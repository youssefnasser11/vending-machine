==> flow/design.v <==
module vending_machine (clk,reset,coin_in_en,coin_val,PENCIL_out,money_out,extra_money);
input clk,reset,coin_in_en,coin_val;
output reg PENCIL_out,money_out,extra_money;
localparam IDLE = 3'b000;
localparam TWO_CENT = 3'b001;
localparam TEN_CENT = 3'b010;
localparam PENCIL = 3'b011;
localparam EXTRA_MONEY = 3'b100;
reg [2:0] current_state;
reg [2:0] next_state;
reg [3:0] acc_coins;
always @(posedge clk or negedge reset)
    begin
        if(!reset)
                current_state <= IDLE;
        else
                current_state <= next_state;
 end
  always @(posedge clk or negedge reset) 
    begin
    if (!reset) 
      acc_coins <= 4'b0000;
    else 
      if (coin_in_en) 
        acc_coins <= acc_coins + 1'b1;
  end
always @(*)
     begin
        case (current_state)
          IDLE: 
            if  (coin_in_en)
                 begin
                    if  (coin_val) 
                        next_state = TEN_CENT;
                     else 
                         next_state = TWO_CENT;
                 end        
            else
                next_state = IDLE;         
           TWO_CENT:
                if  (acc_coins >= 4'b0110 )
                    next_state = PENCIL;
                else 
                    next_state = TWO_CENT;
           TEN_CENT:
                if  (acc_coins >= 4'b0110 )
                    next_state = PENCIL;
                else 
                    next_state = TEN_CENT;                    
           PENCIL:
                if  (acc_coins > 4'b0110 )
                next_state = EXTRA_MONEY; 
                else 
                next_state = IDLE; 
           EXTRA_MONEY:
                    if ( (acc_coins - 2) > 0)
                    next_state = EXTRA_MONEY;
                    else
                    next_state = IDLE;
            default: 
                 next_state = IDLE;
        endcase
 end   
always @(*) 
    begin
        PENCIL_out    = 1'b0;
        money_out     = 1'b0;
        extra_money   = 1'b0;        
    case (current_state)    
       IDLE: begin
          PENCIL_out    = 1'b0;
          money_out     = 1'b0;
          extra_money   = 1'b0;
       end
       TWO_CENT:begin
          PENCIL_out    = 1'b0;
          money_out     = (acc_coins > 4'b0110) ? 1'b1 : 1'b0 ;
          extra_money   = 1'b0;      end
       TEN_CENT:begin
          PENCIL_out    = 1'b0;
          money_out     = (acc_coins > 4'b0110) ? 1'b1 : 1'b0 ;
          extra_money   = 1'b0;       end
       PENCIL:begin
          PENCIL_out    = 1'b1;
          money_out     = 1'b0;
          extra_money   = 1'b0;        end
       EXTRA_MONEY: begin
          PENCIL_out    = 1'b0;
          money_out     = 1'b1;
          extra_money   = 1'b1;       
       end
        default: begin
          PENCIL_out    = 1'b0;
          money_out     = 1'b0;
          extra_money   = 1'b0;        
        end
    endcase
 end
endmodule
# ---- Tool chain data of vending_machine
# Tool output for the design above, in the order of the flow.
# Lines are those of the file above, counted from 1.
# Operators: Yosys type, input widths -> output width; for muxes data width and select width s.
# Cell names lack the library's common part.
# Not given: -
dict set report inputs {
  design {vending_machine}
  clk_port {clk}
  lib {sky130hd}
  lib_corner {tt_025C_1v80}
}

# ---- After elaboration
# Counts by Yosys on the flattened word-level netlist (proc, flatten, opt, wreduce; memories kept). Register bits leave out memories and registers merged into their read ports (data or address); mux counts leave out enables and synchronous resets folded into registers. Print and check cells are left out. Cells with the same type and inputs are merged into one.
dict set report bits {
  output_inout_bits 3
  register_bits 7
  input_bits 4
  wordCells 24
}
dict set report op_classes {
  equal 4
  reduce_logical 2
  add_sub_neg 2
  cmp 3
  n_mux 11
}
# op n
set op_table {}
lappend op_table {{$gt 32x1->1 const B} 1}
lappend op_table {{$pmux 3 s5} 1}
lappend op_table {{$eq 3x2->1 const B} 2}
lappend op_table {{$mux 3} 2}
lappend op_table {{$mux 2} 3}
lappend op_table {{$sub 4x2->5 const B} 1}
lappend op_table {{$add 4x1->4 const B} 1}
lappend op_table {{$ge 4x3->1 const B} 1}
lappend op_table {{$gt 4x3->1 const B} 1}
lappend op_table {{$mux 1} 4}
lappend op_table {{$eq 3x1->1 const B} 1}
lappend op_table {{$eq 3x3->1 const B} 1}
lappend op_table {{$logic_not 3->1} 1}
lappend op_table {{$reduce_or 2->1} 1}
lappend op_table {{$pmux 1 s2} 1}

# ---- Longest topological paths
# Yosys ltp: most cells in a row. Word level: on the elaborated netlist, between registers, memories and ports. Mapped: between sequential cells and ports; inverters and the memories' decode and read muxes count.
dict set report depth {
  word_depth 4
  abc_area 0
  depth_mapped 5
  ltp_nobuf 5
}

# ---- Synthesis result
# Yosys stat after the flow's synthesis: flattened, memories mapped to cells. It holds for the ABC_AREA given above (unset counts as 0); a run with the other value may have another netlist.
# The area totals of this step are shown rounded.
dict set report mapped {
  seq_area_um2 226
  mapped_area_um2 463
  stdcells 46
  flip_flops 9
  buffers 1
}
# type n area_total_um2
set by_type {}
lappend by_type {dfrtp_1 8 200.192}
lappend by_type {ha_1 4 50.048}
lappend by_type {dfstp_2 1 26.275}
lappend by_type {inv_1 5 18.768}
lappend by_type {nor2_1 5 18.768}
lappend by_type {xnor2_1 2 17.517}
lappend by_type {nand2_1 4 15.014}
lappend by_type {a221o_1 1 10.01}
lappend by_type {a32o_1 1 10.01}
lappend by_type {o2bb2ai_1 1 8.758}
lappend by_type {o311ai_1 1 8.758}
lappend by_type {xor2_1 1 8.758}
lappend by_type {o21a_1 1 7.507}
lappend by_type {o21bai_1 1 7.507}
lappend by_type {a31oi_1 1 6.256}
lappend by_type {and3_1 1 6.256}
lappend by_type {nand4_1 1 6.256}
lappend by_type {nor2b_1 1 6.256}
# Other cell types: 6; their cells: 6.

# ---- Worst setup path after synthesis
# Source: OpenSTA report_checks on the synthesized netlist (no wires, ideal clock, input and output delay 20% of the period each), path of least setup slack; recovery checks are left aside. Register names are those of the netlist, which keeps one name where synthesis merged equal registers.
dict set report synth_timing {
  path_type {flip-flop to output port}
  startpoint {register acc_coins[1]}
  endpoint {output money_out}
  clock_period_ps 2060
  t_arrival_ps 1063
  out_delay_ps 412
  delay_ps 1063
  required_ps 1648
  setup_slack_ps 585
  path_buffers 0
  path_stages 5
  launch_ps 0
  period_less_setup_slack_ps 1475
}
# "delay_ps" = arrival - input delay + setup time.
# A path that ends at an output port has no setup time.
# "path_stages" counts driving pins, that of a launching flip-flop among them; a cell with two outputs on the path counts twice.
# "period_less_setup_slack_ps" = period - worst setup slack (recovery checks aside). The figure is calculated, with input and output delays left at 20% of the set period.
# Between the ends stands the longest chain of elaborated cells between them, by number of cells; it is not shown to be the way that was timed. Of several equally long chains one is given.
# Each line given opens the expression or statement behind the cell; cells for indexed reads and writes are added by Yosys, which also makes memories of some case tables.
dict set report synth_between {
  cell_sequence {dfrtp_1 ha_1 inv_1 a31oi_1 o21bai_1}
  elab_chain_cells 3
  cone_cells 3
  classes_between {1 x compare; 2 x mux}
}
# element line
set synth_rtl {}
lappend synth_rtl {{start, declared} 11} ;# reg [3:0] acc_coins;
lappend synth_rtl {{start, assigned} 22} ;# acc_coins <= 4'b0000;
lappend synth_rtl {{start, assigned} 25} ;# acc_coins <= acc_coins + 1'b1;
lappend synth_rtl {{$gt 4x3->1} 81} ;# money_out     = (acc_coins > 4'b0110) ? 1'b1 : 1'b0 ;
lappend synth_rtl {{$mux 1} 81}
lappend synth_rtl {{$pmux 1 s2} 69} ;# case (current_state)
lappend synth_rtl {{end, declared} 3} ;# output reg PENCIL_out,money_out,extra_money;

# ---- Timing after layout
# Path of least setup slack in the final report of record 1 (OpenROAD, finished layout, wires in). Where an end is a register, its clock arrival counts in the times.
# The path's times are printed in steps of 10 ps; the period is the one set.
dict set report layout_timing {
  path_type {flip-flop to output port}
  startpoint {register acc_coins[1]}
  endpoint {output money_out}
  clock_period_ps 1200
  path_stages 6
  out_delay_ps 240
  t_arrival_ps 1240
  path_buffers 1
  launch_ps 260
  required_ps 960
  setup_slack_ps -280
}
# Between the ends stands the longest chain of elaborated cells between them, by number of cells; it is not shown to be the way that was timed. Of several equally long chains one is given.
dict set report layout_between {
  cell_sequence {dfrtp_2 ha_4 inv_2 a31oi_4 o21bai_1 buf_2}
  elab_chain_cells 3
  cone_cells 3
  classes_between {1 x compare; 2 x mux}
}
# element line
set layout_rtl {}
lappend layout_rtl {{start, declared} 11} ;# reg [3:0] acc_coins;
lappend layout_rtl {{start, assigned} 22} ;# acc_coins <= 4'b0000;
lappend layout_rtl {{start, assigned} 25} ;# acc_coins <= acc_coins + 1'b1;
lappend layout_rtl {{$gt 4x3->1} 81} ;# money_out     = (acc_coins > 4'b0110) ? 1'b1 : 1'b0 ;
lappend layout_rtl {{$mux 1} 81}
lappend layout_rtl {{$pmux 1 s2} 69} ;# case (current_state)
lappend layout_rtl {{end, declared} 3} ;# output reg PENCIL_out,money_out,extra_money;

; Below are 2 stored runs of the flow (Yosys, OpenROAD; platform sky130hd) on vending_machine, each with its settings and what was measured, unordered. Constraints: input delay and output delay 20% of the set period each, output load 0.01 pF.
; By "period_reached_ps" is meant the clock period of the run minus its worst setup slack. This is arithmetic on one report: input and output delays are still those of the set period (20% each).
; "worst_path_allowed_less_slack_ps" = time allowed to the worst setup path (clock period - input delay - output delay, where it has them) - its slack; a late launch clock adds to it, a late capture clock takes from it.
; "final_power_uw" is the tool's figure for a default switching activity; nothing was simulated.
; "worst_path_allowed_less_slack_ps" is given in steps of 10 ps.
; Measured values are rounded.

[record 1: settings]
period_ns = 1.2
CORE_UTILIZATION = 32
PLACE_DENSITY_LB_ADDON = 0.0
CORE_MARGIN = 5
CELL_PAD_IN_SITES_GLOBAL_PLACEMENT = 0
GPL_ROUTABILITY_DRIVEN = 0
CAP_MARGIN = 20
SLEW_MARGIN = 20
[record 1: results]
synthesis_area_um2 = 463
final_power_uw = 1660
finalCellArea_um2 = 741
worst_path_allowed_less_slack_ps = 1240
critical_path_kind = flip-flop to output port
timing.setup.tns_ps = -770
period_reached_ps = 1482
layout_utilization_frac = 0.555
dieArea_um2 = 2310
setup_ws_ps = -282

[record 2: settings]
period_ns = 0.983
CORE_UTILIZATION = 29
SETUP_SLACK_MARGIN = 0.2
PLACE_DENSITY = 0.37
CORE_MARGIN = 9
CTS_CLUSTER_SIZE = 13
CTS_CLUSTER_DIAMETER = 248
CAP_MARGIN = 20
SLEW_MARGIN = 20
[record 2: results]
synthesis_area_um2 = 463
final_power_uw = 2580
finalCellArea_um2 = 878
worst_path_allowed_less_slack_ps = 1290
critical_path_kind = flip-flop to output port
timing.setup.tns_ps = -3070
period_reached_ps = 1492
layout_utilization_frac = 0.628
dieArea_um2 = 3360
setup_ws_ps = -509
